==> flow/design.v <==
module gp_reg_slice #(
    parameter DATA_WIDTH  = 32
)(
    input  wire                    clk_i      ,
    input  wire                    arstn_i    ,
    output wire                    rx_ready_o ,
    input  wire                    rx_valid_i ,
    input  wire [DATA_WIDTH-1 : 0] rx_data_i  ,
    input  wire                    tx_ready_i ,
    output reg                     tx_valid_o ,
    output reg  [DATA_WIDTH-1 : 0] tx_data_o
);
    assign rx_ready_o = tx_ready_i | (~tx_valid_o) ;
    always_ff @(posedge clk_i or negedge arstn_i) begin : tx_valid_reg
        if (!arstn_i)
            tx_valid_o <= 1'b0 ;
        else if (rx_ready_o)
            tx_valid_o <= rx_valid_i ;
    end
    always_ff @(posedge clk_i) begin : tx_data_reg
        if (rx_ready_o)
            tx_data_o <= rx_data_i ;
    end
endmodule  
; ---- Reports on gp_reg_slice
; The steps from the RTL of gp_reg_slice to its reports follow in flow order.
; Line numbers count from 1 in the design file above.
; Operators: Yosys type, input widths -> output width; for muxes data width and select width s.
; Not given: --
[setup]
design = gp_reg_slice
clock = clk_i
library = sky130hd
corner = tt_025C_1v80

; ---- After elaboration
; Counts by Yosys on the flattened word-level netlist (proc, flatten, opt, wreduce; memories kept). Register bits leave out memories and registers merged into their read ports (data or address); mux counts leave out enables and synchronous resets folded into registers. Print and check cells are left out. Cells with the same type and inputs are merged into one.
[word_totals]
reg_bits = 33
output_inout_bits = 34
[classes]
logic = 2
[op_table]
columns = op, count
row1 = $or 1x1->1, 1
row2 = $not 1->1, 1

; ---- Depth
; Yosys ltp: most cells in a row. Word level: on the elaborated netlist, between registers, memories and ports. Mapped: between sequential cells and ports; inverters and the memories' decode and read muxes count.
[logic_depth]
ltp_word = 2
ABC_AREA = 1
mapped_depth = 3
ltp_nobuf = 3

; ---- Netlist
; The flow's flattened synthesis, as Yosys stat reports it; memories are mapped. The netlist is that of the ABC_AREA named above (0 if unset); the other value can give another one.
; Totals and module areas in this step are rounded.
[types]
columns = type, count, type_area_um2
row1 = sky130_fd_sc_hd__edfxtp_1, 32, 960.922
row2 = sky130_fd_sc_hd__dfrtp_1, 1, 25.024
row3 = sky130_fd_sc_hd__nand2_2, 2, 12.512
row4 = sky130_fd_sc_hd__inv_1, 2, 7.507
[synth_totals]
cells = 37
yosys_area_um2 = 1000
seqArea_um2 = 990
ff_cells = 33
buf_cells = 0

; ---- Timing after synthesis
; Path of least setup slack by OpenSTA after synthesis, without wires, with an ideal clock, recovery checks aside; 20% of the period is set as input and as output delay. Where synthesis merged equal registers, the netlist keeps one of their names.
[synth_path]
kind = register to register
from = register tx_valid_o
to = register tx_data_o[0]
clock_period_ps = 1200
t_first_pin_ps = 0
arrival_ps = 883
setup_slack_ps = -60
path_delay_ps = 1260
path_stages = 2
path_buffers = 0
period_less_setup_slack_ps = 1260
; "path_delay_ps" = arrival - input delay + setup time.
; "path_stages" counts driving pins, that of a launching flip-flop among them; a cell with two outputs on the path counts twice.
; "period_less_setup_slack_ps" is the clock period less the worst setup slack; recovery checks do not enter. This is arithmetic on one report: input and output delays are still those of the set period (20% each).
; Between the ends stands the longest chain of elaborated cells between them, by number of cells; it is not shown to be the way that was timed. Of several equally long chains one is given.
; Each line given opens the expression or statement behind the cell; cells for indexed reads and writes are added by Yosys, which also makes memories of some case tables.
[synth_between]
cell_sequence = sky130_fd_sc_hd__dfrtp_1 -> sky130_fd_sc_hd__nand2_2
elab_chain_len = 2
cells_between = 2
cone_classes = 2 x logic
[synth_lines]
columns = item, line
row1 = start: declaration, 10  ; output reg                     tx_valid_o ,
row2 = start: assignment, 16  ; tx_valid_o <= 1'b0 ;
row3 = start: assignment, 18  ; tx_valid_o <= rx_valid_i ;
row4 = $not 1->1, 13  ; assign rx_ready_o = tx_ready_i | (~tx_valid_o) ;
row5 = $or 1x1->1, 13
row6 = end: assignment, 22  ; tx_data_o <= rx_data_i ;
row7 = end: declaration, 11  ; output reg  [DATA_WIDTH-1 : 0] tx_data_o

; ---- Worst path after layout
; From the final timing report of run 1: the path of least setup slack in the routed layout; clock arrival at registers is part of the times.
; The path's times are printed in steps of 10 ps; the period is the one set.
[layout_path]
kind = input to output
from = input port tx_ready_i
to = output port rx_ready_o
clock_period_ps = 924
input_delay_ps = 180
output_delay_ps = 180
t_first_pin_ps = 180
arrival_ps = 950
setup_slack_ps = -210
path_stages = 4
path_buffers = 2
; Between the ends stands the longest chain of elaborated cells between them, by number of cells; it is not shown to be the way that was timed. Of several equally long chains one is given.
[layout_between]
cell_sequence = sky130_fd_sc_hd__clkdlybuf4s50_1 -> sky130_fd_sc_hd__inv_2 -> sky130_fd_sc_hd__nand2_8 -> sky130_fd_sc_hd__buf_6
elab_chain_len = 1
cells_between = 1
cone_classes = 1 x logic
[layout_lines]
columns = item, line
row1 = start: declaration, 9  ; input  wire                    tx_ready_i ,
row2 = $or 1x1->1, 13  ; assign rx_ready_o = tx_ready_i | (~tx_valid_o) ;
row3 = end: declaration, 6  ; output wire                    rx_ready_o ,

; Settings and measured results of 2 stored flow runs for module gp_reg_slice (sky130hd), not sorted in any way. The constraints put input and output delay at 20% of the set period each and load the outputs with 0.01 pF.
; "achieved_period_ps": clock period set for the run, less the worst setup slack. It is reckoned from that one timing run; input and output delays stay at 20% of the period that was set.
; "critical_path_time_ps" is the time allowed to the run's worst setup path (the clock period less input and output delay, where it has them) less its slack. Clock arrival times count: a late capture clock shortens it, a late launch clock lengthens it.
; "design_power_uw" rests on the timing tool's default activity at the inputs, not on a simulated workload.
; "critical_path_time_ps" is given in steps of 10 ps.
; Values from the reports are rounded here.

[run 1: settings]
period_ns = 0.924
CORE_UTILIZATION = 31
PLACE_DENSITY_LB_ADDON = 0.23
HOLD_SLACK_MARGIN = -0.01
CELL_PAD_IN_SITES_GLOBAL_PLACEMENT = 1
TNS_END_PERCENT = 100
ABC_AREA = 1
GPL_TIMING_DRIVEN = 0
CTS_CLUSTER_SIZE = 72
SLEW_MARGIN = 20
MIN_ROUTING_LAYER = met1
CAP_MARGIN = 20
CORE_MARGIN = 2
[run 1: results]
setup_tns_ps = -7400
achieved_period_ps = 1131
yosys_chip_area_um2 = 1000
setup_worst_slack_ps = -210
design_power_uw = 2900
critical_path_time_ps = 760
critical_path_kind = input to output
post_route_stdcell_area_um2 = 1700
utilization_pct = 55
design_die_area_um2 = 3700

[run 2: settings]
period_ns = 0.693
CORE_UTILIZATION = 32
SETUP_SLACK_MARGIN = 0.21
HOLD_SLACK_MARGIN = 0.16
CORE_ASPECT_RATIO = 0.72
CELL_PAD_IN_SITES_GLOBAL_PLACEMENT = 2
CELL_PAD_IN_SITES_DETAIL_PLACEMENT = 2
TNS_END_PERCENT = 95
GPL_TIMING_DRIVEN = 1
GPL_ROUTABILITY_DRIVEN = 0
CAP_MARGIN = 25
SLEW_MARGIN = 15
CORE_MARGIN = 2
[run 2: results]
setup_tns_ps = -20000
achieved_period_ps = 1062
yosys_chip_area_um2 = 1000
setup_worst_slack_ps = -370
design_power_uw = 4200
critical_path_time_ps = 920
critical_path_kind = register to output
post_route_stdcell_area_um2 = 1600
utilization_pct = 54
design_die_area_um2 = 3600
