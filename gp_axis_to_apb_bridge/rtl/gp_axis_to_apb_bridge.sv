==> flow/design.v <==
module gp_axis_to_apb_bridge #(
    parameter BYPASS_FIFO    =  0,  
    parameter FIFO_DEPTH     =  8,  
    parameter APB_ADDR_WIDTH = 32,
    parameter APB_DATA_WIDTH = 32,
    parameter AXI_DATA_WIDTH = 32,
    parameter AXI_USER_WIDTH = APB_ADDR_WIDTH+1
)(
    input  wire                        clk_i        ,
    input  wire                        rst_n_i      ,
    output wire [AXI_DATA_WIDTH-1 : 0] bwd_tdata_o  ,
    output wire                        bwd_tvalid_o ,
    input  wire                        bwd_tready_i ,
    output wire                        bwd_tuser_o  ,
    input  wire [AXI_DATA_WIDTH-1 : 0] fwd_tdata_i  ,
    input  wire                        fwd_tvalid_i ,
    output wire                        fwd_tready_o ,
    input  wire [AXI_USER_WIDTH-1 : 0] fwd_tuser_i  ,
    output wire [APB_ADDR_WIDTH-1 : 0] paddr_o      ,
    output wire [APB_DATA_WIDTH-1 : 0] pwdata_o     ,
    input  wire [APB_DATA_WIDTH-1 : 0] prdata_i     ,
    output wire                        psel_o       ,
    output wire                        pwrite_o     ,
    output wire                        penable_o    ,
    input  wire                        pready_i     ,
    input  wire                        pslverr_i
);
    localparam FIFO_DATA_WIDTH = AXI_DATA_WIDTH + AXI_USER_WIDTH;
    localparam [1:0] IDLE   = 2'b00;
    localparam [1:0] SETUP  = 2'b01;
    localparam [1:0] ACCESS = 2'b10;
    reg [AXI_DATA_WIDTH-1 : 0] fwd_tdata;
    reg [AXI_USER_WIDTH-1 : 0] fwd_tuser;
    reg                        bwd_tvalid;
    reg                        fwd_tready;
    wire                       fwd_tvalid;
    reg [APB_DATA_WIDTH-1 : 0] prdata;
    reg                        pslverr;
    reg  [1 : 0] state;
    reg  [1 : 0] next_state;
    if (BYPASS_FIFO == 1) begin:byp_fifo_buffer
        assign fwd_tready_o = fwd_tready;
        assign fwd_tvalid = fwd_tvalid_i;
        always @(posedge clk_i)
            if (fwd_hndshk) begin
                fwd_tdata <= fwd_tdata_i;
                fwd_tuser <= fwd_tuser_i;
            end
    end
    else begin:fifo_buffer
        reg [FIFO_DATA_WIDTH-1 : 0] rd_fifo_data;
        gp_fifo_sync #(
            .FIFO_DEPTH ( FIFO_DEPTH      ),
            .DATA_WIDTH ( FIFO_DATA_WIDTH )
        ) u_rx_fifo_buf (
            .clk_i      ( clk_i         ),
            .rst_n_i    ( rst_n_i       ),
            .wr_ready_o ( fwd_tready_o  ),
            .wr_valid_i ( fwd_tvalid_i  ),
            .wr_data_i  ( {fwd_tuser_i, 
                           fwd_tdata_i} ),
            .rd_ready_i ( fwd_tready    ),
            .rd_valid_o ( fwd_tvalid    ),
            .rd_data_o  ( rd_fifo_data  )
        );
        always @(posedge clk_i)
            if (fwd_hndshk) 
                {fwd_tuser, fwd_tdata} <= rd_fifo_data;
    end
    assign fwd_hndshk = fwd_tready & fwd_tvalid;
    assign bwd_hndshk = bwd_tready_i & bwd_tvalid_o;
    always @(posedge clk_i)
        if (~rst_n_i)
            fwd_tready <= 1'b1;
        else if (fwd_hndshk)
            fwd_tready <= 1'b0;
        else if (bwd_hndshk)
            fwd_tready <= 1'b1;
    assign bwd_tvalid_o = bwd_tvalid;
    always @(posedge clk_i)
        if (~rst_n_i)
            bwd_tvalid <= 1'b0;
        else if (bwd_hndshk)
            bwd_tvalid <= 1'b0;
        else if (state[1] & pready_i)
            bwd_tvalid <= 1'b1;
    always @(posedge clk_i)
        if (pready_i & penable_o & psel_o) begin
            prdata <= prdata_i;
            pslverr <= pslverr_i;
        end
    always @(posedge clk_i)
        if (~rst_n_i) 
            state <= IDLE;
        else 
            state <= next_state;
    always @(*)
        case (state)
            IDLE   : begin
                next_state = fwd_hndshk ? SETUP : IDLE;
            end
            SETUP  : begin
                next_state = ACCESS;
            end
            ACCESS : begin
                next_state = pready_i ? IDLE : ACCESS;
            end
            default : begin
                next_state = IDLE;
            end
        endcase
    assign {pwrite_o, paddr_o} = fwd_tuser;
    assign pwdata_o = fwd_tdata;
    assign psel_o = |state;
    assign penable_o = state[1];
    assign bwd_tuser_o = pslverr;
    assign bwd_tdata_o = prdata;
endmodule
module gp_fifo_sync #(
    parameter FIFO_DEPTH =  8,
    parameter DATA_WIDTH = 32
)(
    input  wire                    clk_i      ,
    input  wire                    rst_n_i    ,
    output wire                    wr_ready_o ,
    input  wire                    wr_valid_i ,
    input  wire [DATA_WIDTH-1 : 0] wr_data_i  ,
    input  wire                    rd_ready_i ,
    output wire                    rd_valid_o ,
    output wire [DATA_WIDTH-1 : 0] rd_data_o  
);
    localparam ADDR_WIDTH = $clog2(FIFO_DEPTH);
    localparam OCCP_WIDTH = $clog2(FIFO_DEPTH+1);
    reg [FIFO_DEPTH-1 : 0][DATA_WIDTH-1 : 0] memory;
    reg [OCCP_WIDTH-1 : 0] fifo_cnt;
    reg [ADDR_WIDTH-1 : 0] wr_ptr;
    reg [ADDR_WIDTH-1 : 0] rd_ptr;
    wire fifo_push;
    wire fifo_pop;
    wire empty;
    wire full;
    assign fifo_push = wr_valid_i & wr_ready_o;
    assign fifo_pop = rd_ready_i & rd_valid_o;
    assign empty = ~(|fifo_cnt);
    assign full = (fifo_cnt == FIFO_DEPTH);
    assign rd_valid_o = ~empty;
    assign wr_ready_o = ~full;
    always @(posedge clk_i)
        if (~rst_n_i) begin
            fifo_cnt <= {OCCP_WIDTH{1'b0}};
        end else begin
            case ({fifo_push, fifo_pop})
                2'b10   : fifo_cnt <= fifo_cnt + 1'b1;
                2'b01   : fifo_cnt <= fifo_cnt - 1'b1;
                default : fifo_cnt <= fifo_cnt;
            endcase
        end
    always @(posedge clk_i) begin
        if (~rst_n_i) begin
            wr_ptr <= {ADDR_WIDTH{1'b0}};
        end else if (fifo_push) begin
            wr_ptr <= (wr_ptr == (FIFO_DEPTH-1)) ? {ADDR_WIDTH{1'b0}} : wr_ptr + 1'b1;
        end
    end
    always @(posedge clk_i) begin
        if (fifo_push) begin
            memory[wr_ptr] <= wr_data_i;
        end
    end
    always @(posedge clk_i) begin
        if (~rst_n_i) begin
            rd_ptr <= {ADDR_WIDTH{1'b0}};
        end else if (fifo_pop) begin
            rd_ptr <= (rd_ptr == (FIFO_DEPTH-1)) ? {ADDR_WIDTH{1'b0}} : rd_ptr + 1'b1;
        end
    end
    assign rd_data_o = memory[rd_ptr];
endmodule
# Step by step through the tools: gp_axis_to_apb_bridge
# The steps from the RTL of gp_axis_to_apb_bridge to its reports follow in flow order.
# Line numbers count from 1 in the design file above.
# Operators: Yosys type, input widths -> output width; for muxes data width and select width s.
# Library cell names are shortened.
# A cell with -- has no value.
# setup
design	gp_axis_to_apb_bridge
clock_port	clk_i
lib	sky130hd
lib_corner	tt_025C_1v80

# After elaboration
# Source: Yosys, flattened and elaborated, memories not mapped. Widths are those after wreduce. Registers that Yosys merges into a memory's read port (data or address) are not register bits. Print and check cells do not count. Equal cells are merged and count once.
# classes
add_sub_neg	5
mul	2
equal	7
shift	3
mux	8
bitwise	10
reduce_logical	6
# op_table
operator	count
$shiftx 520x32->65	1
$and 520x520->520	1
$or 520x520->520	1
$not 520->520	1
$shift 65x33->520	1
$shift 65x33->520 const A	1
$mul 3x7->10 const B	2
$neg 32->33	1
$pmux 4 s2	1
$add 3x1->3 const B	2
$eq 3x3->1 const B	2
$pmux 2 s3	1
$mux 3	2
$and 1x1->1	5
$eq 2x1->1 const B	2
$eq 2x2->1 const B	2
$reduce_bool 2->1	2
$reduce_or 2->1	2
$add 4x1->4 const B	1
$sub 4x1->4 const B	1
$eq 4x4->1 const B	1
$reduce_or 4->1	1
$mux 1	3
$not 1->1	2
$logic_not 2->1	1
$mux 2	1
# word_totals
reg_bits	632
input_bits	103
output_inout_bits	102
wordCells	52

# Longest topological paths
# Longest topological path by Yosys (ltp), each cell counted once; first at word level (registers and memories cut), then after technology mapping (sequential cells cut; the memories' decode and read muxes count).
# depth
depth_word	6
abc_area	0
depth_mapped	11
mapped_depth_nobuf	10

# Mapped cells and area
# The flow's flattened synthesis, as Yosys stat reports it; memories are mapped. The netlist is that of the ABC_AREA named above (0 if unset); the other value can give another one.
# by_type
cell	count	area_total_um2
edfxtp_1	33	990.95
buf_4	66	495.475
dfxtp_1	8	160.154
mux2i_1	4	40.038
ha_1	3	37.536
nand2_1	5	18.768
nor2b_1	3	18.768
xor2_1	2	17.517
and2_1	2	12.512
buf_6	1	11.261
o41a_1	1	11.261
nor4bb_1	1	10.01
o21ai_0	2	10.01
o21ai_1	2	10.01
a21oi_2	1	8.758
nor4b_1	1	8.758
xnor2_1	1	8.758
a21boi_1	1	7.507
# Other cell types: 9; their cells: 11.
# synth_totals
mapped_cells	148
mapped_area_um2	1933.1
seq_area_um2	1151.1
ff_cells	41
buffers	67
# By module: a second synthesis without flattening, with its own total; a netlist apart from the flattened one above.
# hier_totals
cells_unflattened	1561
area_unflattened_um2	27472.6
# Rows give one instance, submodules left out.
# modules
module	instances	cells	area_um2	seq_area_um2
gp_fifo_sync	1	1445	25823.5	15815.2
gp_axis_to_apb_bridge	1	116	1649.1	1071.0

# Worst setup path after synthesis
# OpenSTA on the mapped netlist: ideal clock, no wires. The path of least setup slack (recovery checks aside). Input and output delay are each 20% of the period. Register names are those of the netlist, which keeps one name where synthesis merged equal registers.
# synth_timing
kind	reg-to-reg
startpoint	register fifo_buffer.u_rx_fifo_buf.fifo_cnt[1]
endpoint	register fifo_buffer.u_rx_fifo_buf.fifo_cnt[2]
period_ns	2.18
setup_time_ns	0.070
t_first_pin_ns	0.000
arrival_ns	2.015
required_ns	2.110
setup_slack_ns	0.095
delay_ns	2.085
path_stages	10
n_path_buf	1
period_less_setup_slack_ns	2.085
# "delay_ns" = arrival - input delay + setup time.
# "path_stages" counts driving pins, that of a launching flip-flop among them; a cell with two outputs on the path counts twice.
# "period_less_setup_slack_ns" is the clock period less the worst setup slack; recovery checks do not enter. This is arithmetic on one report: input and output delays are still those of the set period (20% each).
# Between the ends stands the longest chain of elaborated cells between them, by number of cells; it is not shown to be the way that was timed. Of several equally long chains one is given.
# Each line given opens the expression or statement behind the cell; cells for indexed reads and writes are added by Yosys, which also makes memories of some case tables.
# A register here has more assigning lines than the two given.
# synth_between
cell_sequence	dfxtp_1 > buf_6 > o41a_1 > ha_1 > xor2_1 > ha_1 > a21oi_2 > xor2_1 > or3_1 > a21boi_1
elab_chain_cells	5
cone_cells	11
cone_classes	add/sub: 2; eq/ne: 3; mux: 1; logic: 3; reduce/logical: 2
# synth_rtl
element	line_no	rtl
from (decl)	135	reg [OCCP_WIDTH-1 : 0] fifo_cnt;
from (assign)	153	2'b10   : fifo_cnt <= fifo_cnt + 1'b1;
from (assign)	154	2'b01   : fifo_cnt <= fifo_cnt - 1'b1;
$eq 4x4->1	145	assign full = (fifo_cnt == FIFO_DEPTH);
$not 1->1	147	assign wr_ready_o = ~full;
$and 1x1->1	142	assign fifo_push = wr_valid_i & wr_ready_o;
$eq 2x1->1	152	case ({fifo_push, fifo_pop})
$pmux 4 s2	152
to (assign)	153
to (assign)	154
to (decl)	135

# Path in the finished layout
# Path of least setup slack in the final report of run 1 (OpenROAD, finished layout, wires in). Where an end is a register, its clock arrival counts in the times.
# layout_timing
kind	reg-to-reg
startpoint	register fifo_buffer.u_rx_fifo_buf.fifo_cnt[1]
endpoint	register fifo_buffer.u_rx_fifo_buf.fifo_cnt[3]
period_ns	1.78
setup_time_ns	0.07
t_first_pin_ns	0.29
arrival_ns	2.25
required_ns	2.00
setup_slack_ns	-0.26
path_stages	7
n_path_buf	0
# Between the ends stands the longest chain of elaborated cells between them, by number of cells; it is not shown to be the way that was timed. Of several equally long chains one is given.
# A register here has more assigning lines than the two given.
# layout_between
cell_sequence	dfxtp_2 > o41a_1 > ha_1 > nor4bb_1 > o21ai_1 > o31ai_1 > mux2i_1
elab_chain_cells	5
cone_cells	11
cone_classes	add/sub: 2; eq/ne: 3; mux: 1; logic: 3; reduce/logical: 2
# layout_rtl
element	line_no	rtl
from (decl)	135	reg [OCCP_WIDTH-1 : 0] fifo_cnt;
from (assign)	153	2'b10   : fifo_cnt <= fifo_cnt + 1'b1;
from (assign)	154	2'b01   : fifo_cnt <= fifo_cnt - 1'b1;
$eq 4x4->1	145	assign full = (fifo_cnt == FIFO_DEPTH);
$not 1->1	147	assign wr_ready_o = ~full;
$and 1x1->1	142	assign fifo_push = wr_valid_i & wr_ready_o;
$eq 2x1->1	152	case ({fifo_push, fifo_pop})
$pmux 4 s2	152
to (assign)	153
to (assign)	154
to (decl)	135

Wiki page: gp_axis_to_apb_bridge / flow data

Record of 2 stored runs of the RTL-to-layout flow on gp_axis_to_apb_bridge, platform sky130hd. The runs are unordered. Constraints: input delay and output delay 20% of the set period each, output load 0.01 pF.
"achieved_period_ns" = clock period - worst setup slack. The figure is calculated, with input and output delays left at 20% of the set period.
"worst_path_ns" is the time allowed to the run's worst setup path (the clock period less input and output delay, where it has them) less its slack. Clock arrival times count: a late capture clock shortens it, a late launch clock lengthens it.
"fin_power_w": no workload was simulated; the value follows from the tool's default switching activity.

Run 1, flow files:
==> flow/run.sh <==
#!/bin/bash
# the make line also repeats the synthesis and layout settings of config.mk as NAME=value (left out here)
make -C /OpenROAD-flow-scripts/flow DESIGN_CONFIG=/design/flow/config.mk WORK_HOME=/design/flow/orfs CLKGATE_MAP_FILE= finish
==> flow/config.mk <==
export PLATFORM = sky130hd
export DESIGN_NAME = gp_axis_to_apb_bridge
export DESIGN_NICKNAME = gp_axis_to_apb_bridge
export VERILOG_FILES = /design/flow/design.v
export SDC_FILE = /design/flow/constraint.sdc
export NUM_CORES = 4
export LEC_CHECK = 0
export CAP_MARGIN = 10
export CELL_PAD_IN_SITES_GLOBAL_PLACEMENT = 2
export CORE_MARGIN = 2
export CORE_UTILIZATION = 25
export MIN_ROUTING_LAYER = met2
export PLACE_DENSITY_LB_ADDON = 0.16
export SETUP_SLACK_MARGIN = -0.1
export SLEW_MARGIN = 20
export TNS_END_PERCENT = 50
==> flow/constraint.sdc <==
create_clock -name core_clock -period 1.78 [get_ports {clk_i}]
set_input_delay 0.3560 -clock core_clock [delete_from_list [all_inputs] [get_ports {clk_i}]]
set_output_delay 0.3560 -clock core_clock [all_outputs]
set_load 0.01 [all_outputs]

==> results of run 1, as CSV <==
result,value
worst_path_ns,2.04
path_kind,"reg-to-reg"
stdcell_area_um2,2763.9
achieved_period_ns,2.038
total_die_area_um2,8452.0
fin_power_w,0.003121
post_synth_area_um2,1933.1
ws_setup_ns,-0.258

Run 2, flow files:
==> flow/run.sh <==
#!/bin/bash
# the make line also repeats the synthesis and layout settings of config.mk as NAME=value (left out here)
make -C /OpenROAD-flow-scripts/flow DESIGN_CONFIG=/design/flow/config.mk WORK_HOME=/design/flow/orfs CLKGATE_MAP_FILE= finish
==> flow/config.mk <==
export PLATFORM = sky130hd
export DESIGN_NAME = gp_axis_to_apb_bridge
export DESIGN_NICKNAME = gp_axis_to_apb_bridge
export VERILOG_FILES = /design/flow/design.v
export SDC_FILE = /design/flow/constraint.sdc
export NUM_CORES = 4
export LEC_CHECK = 0
export CAP_MARGIN = 20
export CELL_PAD_IN_SITES_GLOBAL_PLACEMENT = 3
export CORE_MARGIN = 2
export CORE_UTILIZATION = 54
export GPL_ROUTABILITY_DRIVEN = 1
export PLACE_DENSITY = 0.65
export SETUP_SLACK_MARGIN = 0.45
export SLEW_MARGIN = 20
==> flow/constraint.sdc <==
create_clock -name core_clock -period 4.05 [get_ports {clk_i}]
set_input_delay 0.8100 -clock core_clock [delete_from_list [all_inputs] [get_ports {clk_i}]]
set_output_delay 0.8100 -clock core_clock [all_outputs]
set_load 0.01 [all_outputs]

Run 2: stopped before the end: placement reported GPL-0301
